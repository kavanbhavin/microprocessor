==> flow/design.v <==
module lab5iram1B(CLK, RESET, ADDR, Q);
  input         CLK;
  input         RESET;
  input  [7:0]  ADDR;
  output [15:0] Q;
  reg    [15:0] mem[0:127];  
  wire   [6:0]  saddr;
  integer       i;
  assign saddr = ADDR[7:1];
  assign Q = mem[saddr];
  always @(posedge CLK) begin
    if(RESET) begin
      mem[0]   <= 16'b1111000000000001;    
      mem[1]   <= 16'b0101000101111111;    
      mem[2]   <= 16'b0010101001111001;    
      mem[3]   <= 16'b0010101010111010;    
      mem[4]   <= 16'b0110010011000001;    
      mem[5]   <= 16'b1111000011011001;    
      mem[6]   <= 16'b1111001011011101;    
      mem[7]   <= 16'b1111000011100000;    
      mem[8]   <= 16'b1111001000001100;    
      mem[9]   <= 16'b1111010000010011;    
      mem[10]  <= 16'b0110010011000001;    
      mem[11]  <= 16'b1111000011011001;    
      mem[12]  <= 16'b1111001011011101;    
      mem[13]  <= 16'b1111100011100000;    
      mem[14]  <= 16'b1111001000001100;    
      mem[15]  <= 16'b1111010000010011;    
      mem[16]  <= 16'b0110010011000001;    
      mem[17]  <= 16'b1111000011011001;    
      mem[18]  <= 16'b1111001011011101;    
      mem[19]  <= 16'b1111100011100000;    
      mem[20]  <= 16'b1111001000001100;    
      mem[21]  <= 16'b1111010000010011;    
      mem[22]  <= 16'b0110010011000001;    
      mem[23]  <= 16'b1111000011011001;    
      mem[24]  <= 16'b1111001011011101;    
      mem[25]  <= 16'b1111100011100000;    
      mem[26]  <= 16'b0100101100000000;    
      for(i = 27; i < 128; i = i + 1) begin
        mem[i] <= 16'b0000000000000000;
      end
    end
  end
endmodule
# From RTL to reports: lab5iram1B
# What the tools print for lab5iram1B, step after step.
# Lines are those of the file above, counted from 1.
# Operators carry their Yosys type and port widths (W data, S select, Z words).
# Cell names lack the library's common part.
# Not given: -
# inputs
top_module	lab5iram1B
clock	CLK
library	sky130hd
pvt_corner	tt_025C_1v80

# Word level
# Source: Yosys, flattened and elaborated. Widths are those after wreduce; folded enables and synchronous resets count as part of the registers. Registers that Yosys merges into a memory's read port (data or address) are not register bits. Print and check cells do not count. Equal cells are merged and count once.
# word_totals
reg_bits	0
latchBits	0
ramBits	0
mem_bits_ro	0
clocked_rd_ports_x_width	0
mem_count	0
output_inout_bits	16
elab_cells	136
# op_classes
n_addsub	0
multipliers	0
n_div	0
compare	0
equal	127
shifts	0
muxes	1
n_logic	0
n_reduce_logical	8
# ops
cell	n
$eq A7 B7 Y1 const B	64
$eq A7 B6 Y1 const B	32
$pmux W16 S13	1
$eq A7 B5 Y1 const B	16
$reduce_or A101 Y1	1
$eq A7 B4 Y1 const B	8
$eq A7 B3 Y1 const B	4
$eq A7 B2 Y1 const B	2
$reduce_or A4 Y1	3
$reduce_or A3 Y1	3
$eq A7 B1 Y1 const B	1
$logic_not A7 Y1	1

# Longest topological paths
# Longest topological path by Yosys (ltp), each cell counted once; first at word level (registers and memories cut), then after technology mapping (sequential cells cut; the memories' decode and read muxes count).
# depth
word_depth	3
abc_area	0
depth_mapped	6
mapped_depth_nobuf	4

# After synthesis
# The flow's flattened synthesis, as Yosys stat reports it; memories are mapped. The netlist is that of the ABC_AREA named above (0 if unset); the other value can give another one.
# mapped
cells	113
mapped_area_um2	680.7
sequential_area_um2	0.0
ffs	0
n_buf	13
# by_type
cell	n	type_area_um2
a21oi_1	14	70.067
nor2_1	14	52.55
o21ai_0	10	50.048
nand2_1	13	48.797
buf_2	6	30.029
xor2_4	1	27.526
a211oi_1	3	22.522
buf_6	2	22.522
mux2i_1	2	20.019
nor3_1	4	20.019
a31oi_1	3	18.768
xnor2_1	2	17.517
a221oi_2	1	15.014
mux2_4	1	15.014
nand3_1	3	15.014
nor3b_1	2	15.014
a211oi_2	1	12.512
nor2b_1	2	12.512
# Other cell types: 26; their cells: 29.

# Path before layout
# Path of least setup slack by OpenSTA after synthesis, without wires, with an ideal clock, recovery checks aside; 20% of the period is set as input and as output delay. Where synthesis merged equal registers, the netlist keeps one of their names.
# synth_timing
path_kind	in2out
start	input ADDR[1]
end	output Q[4]
clock_period_ns	1.82
input_delay_ns	0.364
output_delay_ns	0.364
arrival_time_ns	1.291
path_slack_ns	0.165
delay_ns	0.927
stages	5
path_buffers	1
synth_period_reached_ns	1.655
# "delay_ns" = arrival - input delay + setup time.
# A path that ends at an output port has no setup time.
# "stages": output pins that drive a net of the path, with the launching flip-flop's if there is one; two outputs of one cell count as two.
# "synth_period_reached_ns" = period - worst setup slack (recovery checks aside). The figure is calculated, with input and output delays left at 20% of the set period.
# Between the ends stands the longest chain of elaborated cells between them, by number of cells; it is not shown to be the way that was timed. Of several equally long chains one is given.
# A line is the first line of the expression or statement that the cell stems from. Yosys adds cells for indexed reads and writes and turns some case tables into memories.
# synth_between
cell_sequence	clkbuf_2 -> mux2_2 -> a21oi_1 -> o21ai_1 -> a221oi_2
elab_chain_cells	3
# synth_rtl
item	line	source
from (decl)	4	input  [7:0]  ADDR;
$eq A7 B7 Y1	10	assign Q = mem[saddr];
$reduce_or A101 Y1	-
$pmux W16 S13	10
to (decl)	5	output [15:0] Q;

# Timing after layout
# Path of least setup slack in the final report of flow run 1 (OpenROAD, finished layout, wires in). Where an end is a register, its clock arrival counts in the times.
# layout_timing
path_kind	in2out
start	input ADDR[5]
end	output Q[2]
clock_period_ns	2.96
input_delay_ns	0.59
output_delay_ns	0.59
arrival_time_ns	2.04
path_slack_ns	0.32
stages	8
path_buffers	4
# Between the ends stands the longest chain of elaborated cells between them, by number of cells; it is not shown to be the way that was timed. Of several equally long chains one is given.
# layout_between
cell_sequence	dlygate4sd2_1 -> buf_6 -> buf_4 -> nor2b_1 -> o21ai_0 -> a21oi_1 -> o21a_1 -> clkdlybuf4s15_1
elab_chain_cells	3
# layout_rtl
item	line	source
from (decl)	4	input  [7:0]  ADDR;
$eq A7 B7 Y1	10	assign Q = mem[saddr];
$reduce_or A101 Y1	-
$pmux W16 S13	10
to (decl)	5	output [15:0] Q;

Appendix: measured runs

Below are 2 stored runs of the flow (Yosys, OpenROAD; platform sky130hd) on lab5iram1B, each with its settings and what was measured, unordered. Constraints: input delay and output delay 20% of the set period each, output load 0.01 pF.
By "worst_path_time_ns" is meant the share of the clock period that the worst setup path is allowed (20% is reserved at inputs, 20% at outputs), minus its slack. Clock arrival times at its registers enter into it.

Flow run 1, flow files:
==> flow/run.sh <==
#!/bin/bash
# the make line also repeats the synthesis and layout settings of config.mk as NAME=value (left out here)
make -C /OpenROAD-flow-scripts/flow DESIGN_CONFIG=/design/flow/config.mk WORK_HOME=/design/flow/orfs CLKGATE_MAP_FILE= finish
==> flow/config.mk <==
export PLATFORM = sky130hd
export DESIGN_NAME = lab5iram1B
export DESIGN_NICKNAME = lab5iram1B
export VERILOG_FILES = /design/flow/design.v
export SDC_FILE = /design/flow/constraint.sdc
export NUM_CORES = 4
export LEC_CHECK = 0
export CAP_MARGIN = 20
export CELL_PAD_IN_SITES_GLOBAL_PLACEMENT = 1
export CORE_MARGIN = 2
export CORE_UTILIZATION = 37
export CTS_CLUSTER_DIAMETER = 197
export GPL_ROUTABILITY_DRIVEN = 1
export GPL_TIMING_DRIVEN = 1
export MIN_ROUTING_LAYER = met2
export PLACE_DENSITY_LB_ADDON = 0.01
export SETUP_SLACK_MARGIN = 0.27
export SLEW_MARGIN = 20
==> flow/constraint.sdc <==
create_clock -name core_clock -period 2.96 [get_ports {CLK}]
set_input_delay 0.5920 -clock core_clock [delete_from_list [all_inputs] [get_ports {CLK}]]
set_output_delay 0.5920 -clock core_clock [all_outputs]
set_load 0.01 [all_outputs]

==> results of flow run 1, as CSV <==
result,value
yosys.chip_area_um2,680.7
design.die.area_um2,2198.7
layout_utilization_frac,0.672
worst_setup_slack_ns,0.323
total_negative_slack_ns,0.000
fin_hold_ws_ns,1.789
worst_path_time_ns,1.45
critical_path_kind,"in2out"

Flow run 2, flow files:
==> flow/run.sh <==
#!/bin/bash
# the make line also repeats the synthesis and layout settings of config.mk as NAME=value (left out here)
make -C /OpenROAD-flow-scripts/flow DESIGN_CONFIG=/design/flow/config.mk WORK_HOME=/design/flow/orfs CLKGATE_MAP_FILE= finish
==> flow/config.mk <==
export PLATFORM = sky130hd
export DESIGN_NAME = lab5iram1B
export DESIGN_NICKNAME = lab5iram1B
export VERILOG_FILES = /design/flow/design.v
export SDC_FILE = /design/flow/constraint.sdc
export NUM_CORES = 4
export LEC_CHECK = 0
export CAP_MARGIN = 40
export CELL_PAD_IN_SITES_GLOBAL_PLACEMENT = 1
export CORE_ASPECT_RATIO = 1.83
export CORE_MARGIN = 2
export CORE_UTILIZATION = 44
export PLACE_DENSITY_LB_ADDON = 0.29
export SLEW_MARGIN = 20
==> flow/constraint.sdc <==
create_clock -name core_clock -period 2.37 [get_ports {CLK}]
set_input_delay 0.4740 -clock core_clock [delete_from_list [all_inputs] [get_ports {CLK}]]
set_output_delay 0.4740 -clock core_clock [all_outputs]
set_load 0.01 [all_outputs]

Flow run 2: not finished: floorplanning ended with error PDN-0185
